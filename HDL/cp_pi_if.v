==> flow/design.v <==
module cp_pi_if(
    input CLK,  
    input RTC_CS_n,
    input IORD_n,
    input IOWR_n,
    input [1:0] CP_A,
    input PI_REQ,
    input PI_WR,
    input [1:0] PI_A,
    output reg PI_ACK,
    inout [7:0] D,
    output reg LE_OUT = 1'b0,
    output reg OE_IN_n = 1'b1,
    output OE_OUT_n,
    inout [7:0] PI_D,
    output INT6_n,
    output reg PI_IRQ = 1'b0,
    output [15:0] RAM_A,
    output reg RAM_OE_n = 1'b1,
    output reg RAM_WE_n = 1'b1
    );
localparam [1:0] REG_SRAM = 2'd0;
localparam [1:0] REG_IRQ = 2'd1;
localparam [1:0] REG_A_LO = 2'd2;
localparam [1:0] REG_A_HI = 2'd3;
localparam [2:0] STATE_IDLE = 3'd0;
localparam [2:0] STATE_SWAP_ADDRESSES = 3'd1;
localparam [2:0] STATE_ADDRESS_STABLE = 3'd2;
localparam [2:0] STATE_LATCH_OPEN = 3'd3;
localparam [2:0] STATE_LATCH_CLOSED = 3'd4;
reg [2:0] state = STATE_IDLE;
wire cp_rd = !RTC_CS_n && !IORD_n;
wire cp_wr = !RTC_CS_n && !IOWR_n;
wire cp_req = cp_rd || cp_wr;
reg cp_req_sync;
reg cp_ack;
reg pi_req_sync;
always @(posedge CLK) begin
    cp_req_sync <= cp_req;
    pi_req_sync <= PI_REQ;
end
reg cp_irq;
assign INT6_n = cp_irq ? 1'b0 : 1'bz;
assign OE_OUT_n = !cp_rd;
reg [1:0] access_reg = 2'b0;
reg write_access = 1'b0;
reg cp_access = 1'b0;
reg drive_data_from_pi = 1'b0;
wire drive_irq = state != STATE_IDLE && access_reg == REG_IRQ && !write_access;
assign D = drive_data_from_pi ? PI_D : (drive_irq ? {7'd0, cp_access ? cp_irq : PI_IRQ} : 8'bz);
reg [7:0] pi_data;  
assign PI_D = PI_REQ && !PI_WR ? pi_data : 8'bz;
reg [15:0] front_address = 16'h0;
reg [15:0] back_address = 16'h0;
assign RAM_A = front_address;
always @(posedge CLK) begin
    case (state)
        STATE_IDLE: begin
            if (cp_req_sync && !cp_ack) begin
                state <= !cp_access ? STATE_SWAP_ADDRESSES : STATE_ADDRESS_STABLE;
                access_reg <= CP_A;
                write_access <= !IOWR_n;
                cp_access <= 1'b1;
                if (!IOWR_n) begin
                    OE_IN_n <= 1'b0;
                end else begin
                    if (CP_A == REG_SRAM)
                        RAM_OE_n <= 1'b0;
                end
            end else if (pi_req_sync && !PI_ACK) begin
                state <= cp_access ? STATE_SWAP_ADDRESSES : STATE_ADDRESS_STABLE;
                access_reg <= PI_A;
                write_access <= PI_WR;
                cp_access <= 1'b0;
                if (PI_WR) begin
                    drive_data_from_pi <= 1'b1;
                end else begin
                    if (PI_A == REG_SRAM)
                        RAM_OE_n <= 1'b0;
                end
            end
        end
        STATE_SWAP_ADDRESSES: begin
            front_address <= back_address;
            back_address <= front_address;
            state <= STATE_ADDRESS_STABLE;
        end
        STATE_ADDRESS_STABLE: begin
            if (write_access) begin
                if (access_reg == REG_SRAM)
                    RAM_WE_n <= 1'b0;
            end else begin
                if (cp_access)
                    LE_OUT <= 1'b1;
            end
            state <= STATE_LATCH_OPEN;
        end
        STATE_LATCH_OPEN: begin
            LE_OUT <= 1'b0;
            RAM_WE_n <= 1'b1;
            if (write_access) begin
                case (access_reg)
                    REG_IRQ: begin
                        if (D[7])
                            {PI_IRQ, cp_irq} <= {PI_IRQ, cp_irq} | D[1:0];
                        else
                            {PI_IRQ, cp_irq} <= {PI_IRQ, cp_irq} & ~D[1:0];
                    end
                    REG_A_LO: front_address[7:0] <= D;
                    REG_A_HI: front_address[15:8] <= D;
                endcase
            end else begin
                if (!cp_access)
                    pi_data <= D;
            end
            state <= STATE_LATCH_CLOSED;
        end
        STATE_LATCH_CLOSED: begin
            OE_IN_n <= 1'b1;
            RAM_OE_n <= 1'b1;
            drive_data_from_pi <= 1'b0;
            if (access_reg == REG_SRAM)
                front_address <= front_address + 16'd1;
            if (cp_access)
                cp_ack <= 1'b1;
            else
                PI_ACK <= 1'b1;
            state <= STATE_IDLE;
        end
    endcase
    if (!cp_req_sync)
        cp_ack <= 1'b0;
    if (!pi_req_sync)
        PI_ACK <= 1'b0;
end
endmodule
[Step by step through the tools: cp_pi_if]
What the tools print for cp_pi_if, step after step.
Line numbers count from 1 in the design file above.
Operators carry their Yosys type and port widths (W data, S select, Z words).
A cell with - has no value.
Design
  top module: cp_pi_if
  clock input: CLK
  standard-cell library: sky130hd
  timing corner: tt_025C_1v80

[Elaborated design]
Counts by Yosys on the flattened word-level netlist (proc, flatten, opt, wreduce; memories kept). Register bits leave out memories and registers merged into their read ports (data or address). Print and check cells are left out. Cells with the same type and inputs are merged into one.
Word-level totals
  bits of input ports: 10
  register bits after elaboration: 58
  elaborated cells: 134
Operators by class
  $add $sub $neg: 1
  reductions and logical operators: 39
  eq/ne operators: 25
  multiplexer cells: 45
  bitwise gates (word level): 5
Operator list (count)
  $mux W8: 9
  $pmux W8 S3: 2
  $ne A2 B2 Y1 const B: 13
  $mux W1: 22
  $add A16 B1 Y16 const B: 1
  $ne A3 B3 Y1 const B: 5
  $reduce_and A3 Y1: 5
  $pmux W3 S5: 1
  $reduce_and A4 Y1: 3
  $pmux W1 S2: 5
  $logic_not A1 Y1: 8
  $reduce_and A2 Y1: 4
  $mux W2: 4
  $logic_and A1 B1 Y1: 7
  $logic_not A2 Y1: 3
  $reduce_bool A2 Y1: 3
  $eq A3 B2 Y1 const B: 2
  $reduce_bool A3 Y1: 2
  $reduce_and A6 Y1: 1
  $mux W3: 2
  $reduce_bool A5 Y1: 1
  $eq A2 B2 Y1 const B: 2
  $eq A3 B1 Y1 const B: 1
  $eq A3 B3 Y1 const B: 1
  $logic_not A3 Y1: 1
  $not A1 Y1: 2
  $eq A2 B1 Y1 const B: 1
  $and A2 B2 Y2: 1
Not listed: further kinds 3, cells in them 3.

[Logic depth]
Longest topological path by Yosys (ltp), each cell counted once; first at word level (registers and memories cut), then after technology mapping (sequential cells cut; the memories' decode and read muxes count).
Depth
  depth after elaboration: 8
  ABC_AREA: 0
  depth in mapped cells: 7
  gate-level depth less buffers: 6

[Synthesis result]
Yosys stat after the flow's synthesis: flattened, memories mapped to cells. It holds for the ABC_AREA given above (unset counts as 0); a run with the other value may have another netlist.
Synthesis totals
  mapped cells: 209
  cell area after synthesis: 2625.0 um^2
  buffers: 7
  flip-flop cells: 58
Cell types
  sky130_fd_sc_hd__edfxtp_1: count 54, area in all 1.62E+03 um^2
  sky130_fd_sc_hd__nand2_1: count 23, area in all 86.333 um^2
  sky130_fd_sc_hd__dfxtp_1: count 4, area in all 80.077 um^2
  sky130_fd_sc_hd__xor2_1: count 9, area in all 78.826 um^2
  sky130_fd_sc_hd__nor2_1: count 18, area in all 67.565 um^2
  sky130_fd_sc_hd__o211ai_1: count 9, area in all 67.565 um^2
  sky130_fd_sc_hd__xnor2_1: count 6, area in all 52.55 um^2
  sky130_fd_sc_hd__a21oi_1: count 8, area in all 40.038 um^2
  sky130_fd_sc_hd__and2_1: count 6, area in all 37.536 um^2
  sky130_fd_sc_hd__inv_1: count 9, area in all 33.782 um^2
  sky130_fd_sc_hd__a221o_1: count 3, area in all 30.029 um^2
  sky130_fd_sc_hd__nand3_1: count 6, area in all 30.029 um^2
  sky130_fd_sc_hd__mux2_2: count 2, area in all 22.522 um^2
  sky130_fd_sc_hd__buf_2: count 4, area in all 20.019 um^2
  sky130_fd_sc_hd__nor3_1: count 4, area in all 20.019 um^2
  sky130_fd_sc_hd__nand2b_1: count 3, area in all 18.768 um^2
  sky130_fd_sc_hd__nor2b_1: count 3, area in all 18.768 um^2
  sky130_fd_sc_hd__o41ai_2: count 1, area in all 16.266 um^2
Not listed: further types 30, cells in them 37.

[Worst setup path after synthesis]
OpenSTA on the mapped netlist: ideal clock, no wires. The path of least setup slack (recovery checks aside). Input and output delay are each 20% of the period. Register names are those of the netlist, which keeps one name where synthesis merged equal registers.
Path post-synthesis
  kind: reg-to-reg
  start: reg state[2]
  end: reg back_address[0]
  period: 1950 ps
  library setup time: 390 ps
  delay of the path: 1777 ps
  path buffers: 0
  path slack: 172 ps
  data required time: 1560 ps
  time at the first pin: 0 ps
  stages on the path: 3
  data arrival time: 1387 ps
  synthesis period reached: 1778 ps
"delay of the path" is the arrival time less input delay plus setup time.
"stages on the path" counts driving pins, that of a launching flip-flop among them; a cell with two outputs on the path counts twice.
"synthesis period reached" is the clock period less the worst setup slack; recovery checks do not enter. This is arithmetic on one report: input and output delays are still those of the set period (20% each).
Between the ends stands the longest chain of elaborated cells between them, by number of cells; it is not shown to be the way that was timed. Of several equally long chains one is given.
Each line given opens the expression or statement behind the cell; cells for indexed reads and writes are added by Yosys, which also makes memories of some case tables.
At most two assigning lines are given for a register; there are more.
Between the ends, post-synthesis
  cell sequence: sky130_fd_sc_hd__edfxtp_1 > sky130_fd_sc_hd__and2b_2 > sky130_fd_sc_hd__nor2b_1
  length of the longest elaborated chain: 1
  elaborated cells on any way between the ends: 1
RTL lines, path post-synthesis
  start: declaration: line 31  | reg [2:0] state = STATE_IDLE;
  start: assignment: line 60  | state <= !cp_access ? STATE_SWAP_ADDRESSES : STATE_ADDRESS_STABLE;
  start: assignment: line 71  | state <= cp_access ? STATE_SWAP_ADDRESSES : STATE_ADDRESS_STABLE;
  $eq A3 B1 Y1: line 57  | case (state)
  end: assignment: line 85  | back_address <= front_address;
  end: declaration: line 54  | reg [15:0] back_address = 16'h0;

[Worst path after layout]
Path of least setup slack in the final report of flow run 1 (OpenROAD, finished layout, wires in). Where an end is a register, its clock arrival counts in the times.
The report prints the path's times to 10 ps; the period is as set.
Path after layout
  kind: input-to-output
  start: in RTC_CS_n
  end: out OE_OUT_n
  stages on the path: 3
  path buffers: 2
  period: 2770 ps
  data required time: 2220 ps
  input delay: 550 ps
  external output delay: 550 ps
  path slack: 480 ps
  data arrival time: 1740 ps
  time at the first pin: 550 ps
Between the ends stands the longest chain of elaborated cells between them, by number of cells; it is not shown to be the way that was timed. Of several equally long chains one is given.
Between the ends, after layout
  cell sequence: sky130_fd_sc_hd__clkdlybuf4s50_1 > sky130_fd_sc_hd__or2_2 > sky130_fd_sc_hd__clkdlybuf4s50_1
  length of the longest elaborated chain: 3
  elaborated cells on any way between the ends: 3
RTL lines, path after layout
  start: declaration: line 3  | input RTC_CS_n,
  $logic_not A1 Y1: line 32  | wire cp_rd = !RTC_CS_n && !IORD_n;
  $logic_and A1 B1 Y1: line 32
  $logic_not A1 Y1: line 44  | assign OE_OUT_n = !cp_rd;
  end: declaration: line 14  | output OE_OUT_n,

Top module cp_pi_if; platform sky130hd; tools Yosys and OpenROAD; 2 stored runs in no particular order. Input and output delays are each 20% of the period that was set; the output load is 0.01 pF.
"clock period achieved" means the clock period less the worst setup slack. The figure is calculated, with input and output delays left at 20% of the set period.
By "allowed time less slack (worst setup path)" is meant the share of the clock period that the worst setup path is allowed (20% is reserved at inputs, 20% at outputs), minus its slack. Clock arrival times at its registers enter into it.
"total power of the final layout" is the tool's figure for a default switching activity; nothing was simulated.
"allowed time less slack (worst setup path)" is known to 10 ps.

==> flow run 1: settings <==
{ "period_ns": 2.77, "CORE_UTILIZATION": 56, "PLACE_DENSITY_LB_ADDON": 0.15, "HOLD_SLACK_MARGIN": 0.03, "TNS_END_PERCENT": 90, "ABC_AREA": 0, "CTS_CLUSTER_SIZE": 31, "CTS_CLUSTER_DIAMETER": 66, "MAX_ROUTING_LAYER": "met4", "CAP_MARGIN": 20, "CORE_MARGIN": 2, "SLEW_MARGIN": 20 }
==> flow run 1: results <==
synthesis area: 2625.0 um^2
total die area: 5251.2 um^2
utilization of the finished layout: 70.9 %
worst setup slack after layout: 481 ps
setup total negative slack: 0 ps
total power of the final layout: 3.272 mW
clock period achieved: 2289 ps
allowed time less slack (worst setup path): 1180 ps
worst setup path kind: input-to-output

==> flow run 2: settings <==
{ "period_ns": 1.35, "CORE_UTILIZATION": 19, "SETUP_SLACK_MARGIN": 0.08, "PLACE_DENSITY_LB_ADDON": 0.27, "CORE_ASPECT_RATIO": 0.54, "CELL_PAD_IN_SITES_GLOBAL_PLACEMENT": 0, "CELL_PAD_IN_SITES_DETAIL_PLACEMENT": 1, "TNS_END_PERCENT": 80, "CTS_CLUSTER_SIZE": 12, "MIN_ROUTING_LAYER": "met1", "CAP_MARGIN": 20, "CORE_MARGIN": 2, "SLEW_MARGIN": 20 }
==> flow run 2: results <==
synthesis area: 2625.0 um^2
total die area: 14817.4 um^2
utilization of the finished layout: 35.2 %
worst setup slack after layout: -246 ps
setup total negative slack: -10856 ps
total power of the final layout: 10.285 mW
clock period achieved: 1596 ps
allowed time less slack (worst setup path): 1330 ps
worst setup path kind: reg-to-output
